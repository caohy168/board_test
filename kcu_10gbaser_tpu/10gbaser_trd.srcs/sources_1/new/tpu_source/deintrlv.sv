==> flow/design.v <==
`timescale 1ns / 1ps
module deintrlv(
input clk,reset,
input s_axis_input_tvalid,
output logic s_axis_input_tready,
input [7:0]s_axis_input_tdata,
input s_axis_input_tlast,
output logic m_axis_output_tvalid,
input  m_axis_output_tready,
output logic [7:0]m_axis_output_tdata,
output logic m_axis_output_tlast
    );
logic[15:0]tready_state; 
assign s_axis_input_tready = (tready_state==2)?0:1;
always @(posedge clk)begin
    if (reset) begin
      tready_state=0;
    end
    else begin
      case (tready_state)
         0:begin
            if (s_axis_input_tlast && s_axis_input_tvalid)
              tready_state <=1;
            else
              tready_state <=0;end
         1:begin
            if (!s_axis_input_tvalid)
            tready_state <=2;
            else
            tready_state <=1;end
         2:begin
            if(m_axis_output_tlast)tready_state<=0;
            else tready_state<=2;end 
      endcase
      end end       
logic [1:2040]data_in=0;
logic [1:6]deintrlv_datain[1:340];
logic [15:0]data_in_i=0;
always@(posedge clk)
    begin
        if(s_axis_input_tvalid)begin
            if(data_in_i<255)data_in_i<=data_in_i+1;
            else data_in_i<=0;
            data_in[8*data_in_i+1]<=s_axis_input_tdata[7];
            data_in[8*data_in_i+2]<=s_axis_input_tdata[6];
            data_in[8*data_in_i+3]<=s_axis_input_tdata[5];
            data_in[8*data_in_i+4]<=s_axis_input_tdata[4];
            data_in[8*data_in_i+5]<=s_axis_input_tdata[3];
            data_in[8*data_in_i+6]<=s_axis_input_tdata[2];
            data_in[8*data_in_i+7]<=s_axis_input_tdata[1];
            data_in[8*data_in_i+8]<=s_axis_input_tdata[0];end
        else data_in_i<=0;
    end 
genvar i;
generate
    for (i = 1; i <=340; i = i + 1)begin: interleaver_process
        always@(*)begin
            deintrlv_datain[i]<=data_in[(6*(i-1)+1):6*i];
            end 
    end
endgenerate 
logic [1:2040]data_out=0;
logic [7:0]data_out8[255:1];
genvar j,k;
generate
    for (k = 0; k <6; k = k + 1)begin:interleaver
        for (j = 1; j <=340; j = j + 1)begin
            always@(*)begin
                data_out[k*340+j]<=deintrlv_datain[j][k+1];
                end end end
endgenerate   
genvar l;
generate
    for (l = 1; l <= 255; l = l + 1)begin:deinterleaver8
            always@(*)begin
                data_out8[l]<=data_out[(l-1)*8+1:l*8];
                end end 
endgenerate   
logic[15:0]axi_out_i=0;  
logic[15:0]axi_out_state; 
always @(posedge clk)begin
if (reset) begin
  axi_out_state=0;
end
else begin
  case (axi_out_state)
     0: begin
        if (s_axis_input_tlast && s_axis_input_tvalid)
          axi_out_state <=1;
        else
          axi_out_state <=0;
     end
     1: begin
        if (m_axis_output_tready)
          axi_out_state <=2;
        else
          axi_out_state <=1;
     end
     2:begin
        if(axi_out_i<340)
            begin
                axi_out_i<=axi_out_i+1;
                axi_out_state<=2;
            end
        else begin
            axi_out_i<=0;
            axi_out_state<=0;
        end 
     end
  endcase
  end end
always@(posedge clk)
      begin
          if((axi_out_i>=1)&&(axi_out_i<=255)&&(axi_out_state==2))begin
              m_axis_output_tvalid<=1;
              m_axis_output_tdata<=data_out8[axi_out_i];
              end
          else begin
              m_axis_output_tvalid<=0;
              m_axis_output_tdata<=0;
              end
          if((axi_out_i==255)&&(axi_out_state==2))m_axis_output_tlast<=1;
          else m_axis_output_tlast<=0;
      end   
endmodule
=== Step by step through the tools: deintrlv ===
Tool output for the design above, in the order of the flow.
Line numbers count from 1 in the design file above.
Library cell names are shortened.
Not given: --

* Design top: deintrlv
* Clock: clk
* Standard-cell library: sky130hd
* Corner: tt_025C_1v80

=== Word level ===
Counts by Yosys on the flattened word-level netlist (proc, flatten, opt, wreduce). Print and check cells are left out. Cells with the same type and inputs are merged into one.

* Input port bits: 13
* Flip-flop bits (word level): 2114
* Word-level cells: 369
* Output and inout port bits: 11

* Muxes and demuxes: 11
* Shift operators: 16
* Bitwise gates (word level): 25
* Reduce/logical cells: 11
* Order comparisons: 4
* Equality and inequality tests: 260
* Add/sub/neg operators: 34

{| class="wikitable"
|+ Operators with widths
! kind !! count
|-
| 1-bit by 33-bit variable shift with 2040-bit output || 8
|-
| 1-bit by 33-bit variable shift with 2040-bit output with constant A || 8
|-
| 2040-bit AND || 8
|-
| 2040-bit bitwise OR || 8
|-
| 2040-bit inverter || 8
|-
| 8-bit case mux with 256-bit select || 1
|-
| 8-bit == test with constant B || 128
|-
| 8-bit by 7-bit == test with 1-bit output with constant B || 64
|-
| 22-bit negator with 33-bit output || 8
|-
| 8-bit by 6-bit == test with 1-bit output with constant B || 32
|-
| 12-bit by 21-bit subtractor with 22-bit output with constant A || 8
|-
| 20-bit by 1-bit subtractor with 21-bit output with constant B || 8
|-
| 8-bit by 5-bit == test with 1-bit output with constant B || 16
|-
| 16-bit case mux with 3-bit select || 2
|-
| 19-bit by 3-bit adder with 20-bit output with constant B || 4
|-
| 8-bit by 4-bit == test with 1-bit output with constant B || 8
|-
| 19-bit by 2-bit adder with 20-bit output with constant B || 2
|-
| 16-bit by 1-bit adder with 16-bit output with constant B || 2
|-
| 16-bit by 1-bit == test with 1-bit output with constant B || 2
|-
| 16-bit by 2-bit == test with 1-bit output with constant B || 2
|-
| 16-bit logical NOT || 2
|-
| 8-bit by 3-bit == test with 1-bit output with constant B || 4
|-
| 19-bit by 1-bit adder with 20-bit output with constant B || 1
|-
| 19-bit by 4-bit adder with 20-bit output with constant B || 1
|-
| 16-bit by 1-bit greater-or-equal comparator with 1-bit output with constant B || 1
|-
| 16-bit by 8-bit less-or-equal comparator with 1-bit output with constant B || 1
|-
| 16-bit by 8-bit < comparator with 1-bit output with constant B || 1
|-
| 16-bit by 8-bit == test with 1-bit output with constant B || 1
|}

Other operator kinds: 10; their cells: 22.

=== Logic depth ===
Depth = most cells in a row (Yosys ltp): at word level without a register or memory, in the mapped netlist without a sequential cell, where the memories' decode and read muxes count.

* Depth after elaboration: 22
* ABC_AREA: 0
* Mapped depth: 16

=== Synthesis result ===
Source: synth_stat.txt of the flow (Yosys; design flattened, memories mapped). It holds for the ABC_AREA given above (unset counts as 0); a run with the other value may have another netlist.

{| class="wikitable"
|+ Cell types
! type !! count !! area in all (µm²)
|-
| edfxtp_1 || 2056 || 6.17E+04
|-
| mux2_2 || 2049 || 2.31E+04
|-
| a22oi_1 || 432 || 3243.11
|-
| nor2_1 || 509 || 1.91E+03
|-
| a32oi_1 || 185 || 1.62E+03
|-
| nand3_1 || 320 || 1.6E+03
|-
| clkbuf_1 || 413 || 1.55E+03
|-
| nand2_1 || 337 || 1.26E+03
|-
| nand4_1 || 144 || 900.864
|-
| o22ai_1 || 135 || 844.56
|-
| a22o_1 || 80 || 700.672
|-
| dfxtp_1 || 32 || 640.614
|-
| buf_2 || 120 || 600.576
|-
| a21oi_1 || 108 || 540.518
|-
| nor4_1 || 75 || 469.2
|-
| nor3_1 || 81 || 405.389
|-
| a221oi_1 || 39 || 341.578
|-
| and3_1 || 50 || 312.8
|}

Not listed: further types 67, cells in them 619.

* Cell area after synthesis: 106402.0 µm²
* Standard cells after synthesis: 7784
* Flip-flop cells: 2088
* Sequential part of the area: 62379.8 µm²
* Buffer cells: 631

=== Timing after synthesis ===
Source: OpenSTA report_checks on the synthesized netlist (no wires, ideal clock, input and output delay 20% of the period each), path of least setup slack; recovery checks are left aside. Register names are those of the netlist, which keeps one name where synthesis merged equal registers.

* Path kind: register to register
* Start point: register data_in_i[0]
* End point: register data_in[280]
* Period: 6710 ps
* Library setup time: 260 ps
* Path slack: 3544 ps
* Launch time at the first pin: 0 ps
* Buffers on the path: 2
* Stages: 13
* Delay of the path: 3166 ps
* Arrival time: 2906 ps
* Synthesis period reached: 3166 ps

"delay of the path" is the arrival time less input delay plus setup time.
"stages": output pins that drive a net of the path, with the launching flip-flop's if there is one; two outputs of one cell count as two.
"synthesis period reached" is the clock period less the worst setup slack; recovery checks do not enter. This is arithmetic on one report: input and output delays are still those of the set period (20% each).
The rows between start and end are the longest chain of elaborated cells between them; the timing report does not say that the signal goes this way. Where chains are equally long, one stands for them.
A line is the first line of the expression or statement that the cell stems from. Yosys adds cells for indexed reads and writes and turns some case tables into memories.
A register here has more assigning lines than the two given.
Lines with a computed index may be missing from the assigning lines.

* Cells stage by stage: dfxtp_1 > clkbuf_1 > inv_1 > ha_1 > o211ai_2 > nor2_1 > o21ai_0 > nand2_1 > o22ai_1 > nand2_1 > clkbuf_1 > nor2_1 > mux2_2
* Length of the longest elaborated chain: 22
* Elaborated cells on any way between the ends: 72
* RTL lines with such cells: 8
* Those cells by class: 32 x add/sub; 16 x shift; 24 x logic

{| class="wikitable"
|+ Ends and longest elaborated chain, post-synthesis
! item !! line !! text
|-
| start: declaration || 38 || <nowiki>logic [15:0]data_in_i=0;</nowiki>
|-
| start: assignment || 42 || <nowiki>if(data_in_i<255)data_in_i<=data_in_i+1;</nowiki>
|-
| start: assignment || 43 || <nowiki>else data_in_i<=0;</nowiki>
|-
| 19-bit by 1-bit adder with 20-bit output || 44 || <nowiki>data_in[8*data_in_i+1]<=s_axis_input_tdata[7];</nowiki>
|-
| 20-bit by 1-bit subtractor with 21-bit output || 44 ||
|-
| 12-bit by 21-bit subtractor with 22-bit output || 44 ||
|-
| 22-bit negator with 33-bit output || 44 ||
|-
| 1-bit by 33-bit variable shift with 2040-bit output || 44 ||
|-
| 2040-bit inverter || 44 ||
|-
| 2040-bit AND || 44 ||
|-
| (+8 left out) || -- ||
|-
| 2040-bit bitwise OR || 48 || <nowiki>data_in[8*data_in_i+5]<=s_axis_input_tdata[3];</nowiki>
|-
| 2040-bit AND || 49 || <nowiki>data_in[8*data_in_i+6]<=s_axis_input_tdata[2];</nowiki>
|-
| 2040-bit bitwise OR || 49 ||
|-
| 2040-bit AND || 50 || <nowiki>data_in[8*data_in_i+7]<=s_axis_input_tdata[1];</nowiki>
|-
| 2040-bit bitwise OR || 50 ||
|-
| 2040-bit AND || 51 || <nowiki>data_in[8*data_in_i+8]<=s_axis_input_tdata[0];end</nowiki>
|-
| 2040-bit bitwise OR || 51 ||
|-
| end: declaration || 36 || <nowiki>logic [1:2040]data_in=0;</nowiki>
|}

FLOW RESULTS
============

Module deintrlv, platform sky130hd: 2 stored runs of the flow (Yosys, OpenROAD) with differing settings, in no particular order. Input and output delays are each 20% of the period that was set; the output load is 0.01 pF.

Flow run A
==> flow/run.sh <==
#!/bin/bash
# the make line also repeats the synthesis and layout settings of config.mk as NAME=value (left out here)
make -C /OpenROAD-flow-scripts/flow DESIGN_CONFIG=/design/flow/config.mk WORK_HOME=/design/flow/orfs CLKGATE_MAP_FILE= finish
==> flow/config.mk <==
export PLATFORM = sky130hd
export DESIGN_NAME = deintrlv
export DESIGN_NICKNAME = deintrlv
export VERILOG_FILES = /design/flow/design.v
export SDC_FILE = /design/flow/constraint.sdc
export NUM_CORES = 4
export LEC_CHECK = 0
export CAP_MARGIN = 20
export CORE_MARGIN = 2
export CORE_UTILIZATION = 68
export SLEW_MARGIN = 20
==> flow/constraint.sdc <==
create_clock -name core_clock -period 3.97 [get_ports {clk}]
set_input_delay 0.7940 -clock core_clock [delete_from_list [all_inputs] [get_ports {clk}]]
set_output_delay 0.7940 -clock core_clock [all_outputs]
set_load 0.01 [all_outputs]

==> results of flow run A <==
did not finish, routing stopped with GRT-0183

Flow run B
==> flow/run.sh <==
#!/bin/bash
# the make line also repeats the synthesis and layout settings of config.mk as NAME=value (left out here)
make -C /OpenROAD-flow-scripts/flow DESIGN_CONFIG=/design/flow/config.mk WORK_HOME=/design/flow/orfs CLKGATE_MAP_FILE= finish
==> flow/config.mk <==
export PLATFORM = sky130hd
export DESIGN_NAME = deintrlv
export DESIGN_NICKNAME = deintrlv
export VERILOG_FILES = /design/flow/design.v
export SDC_FILE = /design/flow/constraint.sdc
export NUM_CORES = 4
export LEC_CHECK = 0
export CAP_MARGIN = 20
export CORE_ASPECT_RATIO = 1.99
export CORE_MARGIN = 2
export CORE_UTILIZATION = 68
export CTS_CLUSTER_SIZE = 86
export GPL_ROUTABILITY_DRIVEN = 1
export MAX_ROUTING_LAYER = met5
export MIN_ROUTING_LAYER = met2
export PLACE_DENSITY = 0.91
export SETUP_SLACK_MARGIN = 1.11
export SLEW_MARGIN = 20
==> flow/constraint.sdc <==
create_clock -name core_clock -period 4.58 [get_ports {clk}]
set_input_delay 0.9160 -clock core_clock [delete_from_list [all_inputs] [get_ports {clk}]]
set_output_delay 0.9160 -clock core_clock [all_outputs]
set_load 0.01 [all_outputs]

==> results of flow run B <==
did not finish, routing stopped with GRT-0116
